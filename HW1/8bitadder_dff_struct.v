==> flow/design.v <==
module adder_struct_dff(sum,carry,a,b,cin,clock);
	output [7:0]sum;
	output carry;
	input [7:0] a;
	input [7:0] b;
	input cin;
	input clock;
	wire [7:0] sum_temp;
	wire carry_temp;
	adder_struct adder(sum_temp,carry_temp,a,b,cin);
	D_FF dff0(sum[0],sum_temp[0],clock),
		dff1(sum[1],sum_temp[1],clock),
		dff2(sum[2],sum_temp[2],clock),
		dff3(sum[3],sum_temp[3],clock),
		dff4(sum[4],sum_temp[4],clock),
		dff5(sum[5],sum_temp[5],clock),
		dff6(sum[6],sum_temp[6],clock),
		dff7(sum[7],sum_temp[7],clock),
		dff8(carry,carry_temp,clock);
endmodule
module half_adder(S,C,x,y);
	output S,C;
	input x,y;
	xor(S,x,y);
	and(C,x,y);
endmodule
module full_adder(S,C,x,y,z);
	output S,C;
	input x,y,z;
	wire S1,C1,C2;
	half_adder HA1 (S1,C1,x,y);
	half_adder HA2 (S,C2,S1,z);
	or(C,C2,C1);
endmodule
module adder_struct(sum,cout,a,b,cin);
	output [7:0] sum;
	output cout;
	input [7:0] a,b;
	input cin;
	wire C1,C2,C3,C4,C5,C6,C7;
	full_adder FA0(sum[0],C1,a[0],b[0],cin),
	FA1(sum[1],C2,a[1],b[1],C1),
	FA2(sum[2],C3,a[2],b[2],C2),
	FA3(sum[3],C4,a[3],b[3],C3),
	FA4(sum[4],C5,a[4],b[4],C4),
	FA5(sum[5],C6,a[5],b[5],C5),
	FA6(sum[6],C7,a[6],b[6],C6),
	FA7(sum[7],cout,a[7],b[7],C7);
endmodule
module D_FF(q,d,clk);
	output q;
	input d,clk;
	reg q;
	always @(posedge clk)
        		q<= d;
endmodule
* Tool chain data of adder_struct_dff *
Tool output for the design above, in the order of the flow.
Line numbers count from 1 in the design file above.
Library cell names are shortened.
The mark n/a stands for no value.

design
  top = adder_struct_dff
  clock input = clock
  library = sky130hd
  timing corner = tt_025C_1v80

* Word-level counts *
Counts by Yosys on the flattened word-level netlist (proc, flatten, opt, wreduce; memories kept). Register bits leave out memories and registers merged into their read ports (data or address); mux counts leave out enables and synchronous resets folded into registers. Print and check cells are left out. Cells with the same type and inputs are merged into one.

storage and ports
  bits in registers = 9
  input bits = 18
  output and inout port bits = 9
  elaborated cells = 49

operators by class
  bitwise logic cells = 40

operators with widths
  kind               number
  bitwise AND 1 bit  16
  bitwise XOR 1 bit  16
  bitwise OR 1 bit   8

* Logic depth *
Yosys ltp: most cells in a row. Word level: on the elaborated netlist, between registers, memories and ports. Mapped: between sequential cells and ports; inverters and the memories' decode and read muxes count.

depth
  depth in word-level cells = 17
  ABC_AREA = 0
  depth in mapped cells = 10
  gate-level depth less buffers = 10

* Synthesis result *
The flow's flattened synthesis, as Yosys stat reports it; memories are mapped. The netlist is that of the ABC_AREA named above (0 if unset); the other value can give another one.
The area totals of this step are shown rounded.

mapped netlist
  mapped cells = 30
  mapped area = 419 µm²
  sequential part of the area = 180 µm²
  flip-flop cells = 9

cell types
  type     number
  dfxtp_1  9
  fa_1     8
  buf_4    8
  inv_1    5

The figures by module come from a second, unflattened synthesis with its own total; it is not the netlist above.

unflattened totals
  cells (unflattened synthesis) = 33
  area total of the unflattened synthesis = 430 µm²

Rows give one instance, submodules left out.

modules
  module            instances  cells  area (µm²)
  half_adder        16         1      12.5
  D_FF              9          1      20.0
  full_adder        8          1      6.3
  adder_struct      1          0      0.0
  adder_struct_dff  1          0      0.0

* Timing after synthesis *
Path of least setup slack by OpenSTA after synthesis, without wires, with an ideal clock, recovery checks aside; 20% of the period is set as input and as output delay. Where synthesis merged equal registers, the netlist keeps one of their names.

path post-synthesis
  path kind = input to register
  start = in a[0]
  end = reg dff7.q
  clock period = 3900 ps
  input delay = 780 ps
  library setup time = 57 ps
  launch time at the first pin = 780 ps
  arrival = 3963 ps
  setup slack = -121 ps
  delay of the path = 3240 ps
  stages = 10
  path buffers = 0
  synthesis period reached = 4021 ps

"delay of the path" is the arrival time less input delay plus setup time.
"stages" counts driving pins, that of a launching flip-flop among them; a cell with two outputs on the path counts twice.
"synthesis period reached" is the clock period less the worst setup slack; recovery checks do not enter. This is arithmetic on one report: input and output delays are still those of the set period (20% each).
The rows between start and end are the longest chain of elaborated cells between them; the timing report does not say that the signal goes this way. Where chains are equally long, one stands for them.
A line is the first line of the expression or statement that the cell stems from. Yosys adds cells for indexed reads and writes and turns some case tables into memories.

between the ends, post-synthesis
  cell sequence = fa_1 > fa_1 > fa_1 > fa_1 > fa_1 > fa_1 > fa_1 > inv_1 > fa_1 > inv_1
  cells in the longest elaborated chain = 16
  elaborated cells on any way between the ends = 17

ends and longest elaborated chain, post-synthesis
  what                line  RTL
  start: declaration  4     input [7:0] a;
  bitwise XOR 1 bit   24    xor(S,x,y);
  bitwise AND 1 bit   25    and(C,x,y);
  bitwise OR 1 bit    33    or(C,C2,C1);
  bitwise AND 1 bit   25
  bitwise OR 1 bit    33
  bitwise AND 1 bit   25
  bitwise OR 1 bit    33
  [2 not listed]      n/a
  bitwise AND 1 bit   25
  bitwise OR 1 bit    33
  bitwise AND 1 bit   25
  bitwise OR 1 bit    33
  bitwise AND 1 bit   25
  bitwise OR 1 bit    33
  bitwise XOR 1 bit   24
  end: assignment     55    q<= d;
  end: declaration    51    output q;

* Path in the finished layout *
From the final timing report of job 1: the path of least setup slack in the routed layout; clock arrival at registers is part of the times.
The path's times are printed in steps of 10 ps; the period is the one set.

path after layout
  path kind = input to register
  start = in a[0]
  end = reg dff7.q
  clock period = 5630 ps
  input delay = 1130 ps
  library setup time = 50 ps
  launch time at the first pin = 1130 ps
  arrival = 4890 ps
  setup slack = 930 ps
  stages = 11
  path buffers = 1

The rows between start and end are the longest chain of elaborated cells between them; the timing report does not say that the signal goes this way. Where chains are equally long, one stands for them.

between the ends, after layout
  cell sequence = clkdlybuf4s50_1 > fa_1 > fa_1 > fa_1 > fa_1 > fa_1 > fa_1 > fa_1 > inv_1 > fa_1 > inv_1
  cells in the longest elaborated chain = 16
  elaborated cells on any way between the ends = 17

ends and longest elaborated chain, after layout
  what                line  RTL
  start: declaration  4     input [7:0] a;
  bitwise XOR 1 bit   24    xor(S,x,y);
  bitwise AND 1 bit   25    and(C,x,y);
  bitwise OR 1 bit    33    or(C,C2,C1);
  bitwise AND 1 bit   25
  bitwise OR 1 bit    33
  bitwise AND 1 bit   25
  bitwise OR 1 bit    33
  [2 not listed]      n/a
  bitwise AND 1 bit   25
  bitwise OR 1 bit    33
  bitwise AND 1 bit   25
  bitwise OR 1 bit    33
  bitwise AND 1 bit   25
  bitwise OR 1 bit    33
  bitwise XOR 1 bit   24
  end: assignment     55    q<= d;
  end: declaration    51    output q;

Add stored flow runs of adder_struct_dff

Settings and measured results of 2 stored flow runs for module adder_struct_dff (sky130hd), not sorted in any way. The constraints put input and output delay at 20% of the set period each and load the outputs with 0.01 pF.
"achieved clock period": clock period set for the run, less the worst setup slack. It is reckoned from that one timing run; input and output delays stay at 20% of the period that was set.
"time of the worst setup path" = time allowed to the worst setup path (clock period - input delay - output delay, where it has them) - its slack; a late launch clock adds to it, a late capture clock takes from it.
By "total power of the final layout" is meant OpenSTA's value without simulated activity: inputs other than the clock are taken to toggle once in ten clock periods, and the tool carries that through the logic.
"time of the worst setup path" is given in steps of 10 ps.
The measured numbers are rounded.
A setting shown as n/a is not set for that run.
A result given as n/a is not shown for that run.

item                                   job 1              job 2
period_ns                              5.63               7.15
CORE_UTILIZATION                       25                 68
PLACE_DENSITY_LB_ADDON                 0.01               n/a
CORE_MARGIN                            10                 2
CELL_PAD_IN_SITES_GLOBAL_PLACEMENT     0                  n/a
GPL_TIMING_DRIVEN                      0                  n/a
GPL_ROUTABILITY_DRIVEN                 1                  n/a
CAP_MARGIN                             25                 40
SLEW_MARGIN                            20                 30
SETUP_SLACK_MARGIN                     n/a                2.14
HOLD_SLACK_MARGIN                      n/a                0.08
CELL_PAD_IN_SITES_DETAIL_PLACEMENT     n/a                2
TNS_END_PERCENT                        n/a                100
setup slack of the worst path (ps)     934                n/a
final design utilization (%)           47.1               n/a
time of the worst setup path (ps)      3570               n/a
class of the worst setup path          input to register  n/a
total power of the final layout (W)    0.000198           n/a
std-cell area (final layout) (µm²)     726                n/a
achieved clock period (ps)             4696               n/a
post-route setup TNS (ps)              0                  n/a
die area (µm²)                         3710               n/a
smallest hold slack (ps)               1540               n/a
Yosys chip area after synthesis (µm²)  419                n/a

Job 2: stopped before the end: floorplanning reported PDN-0185
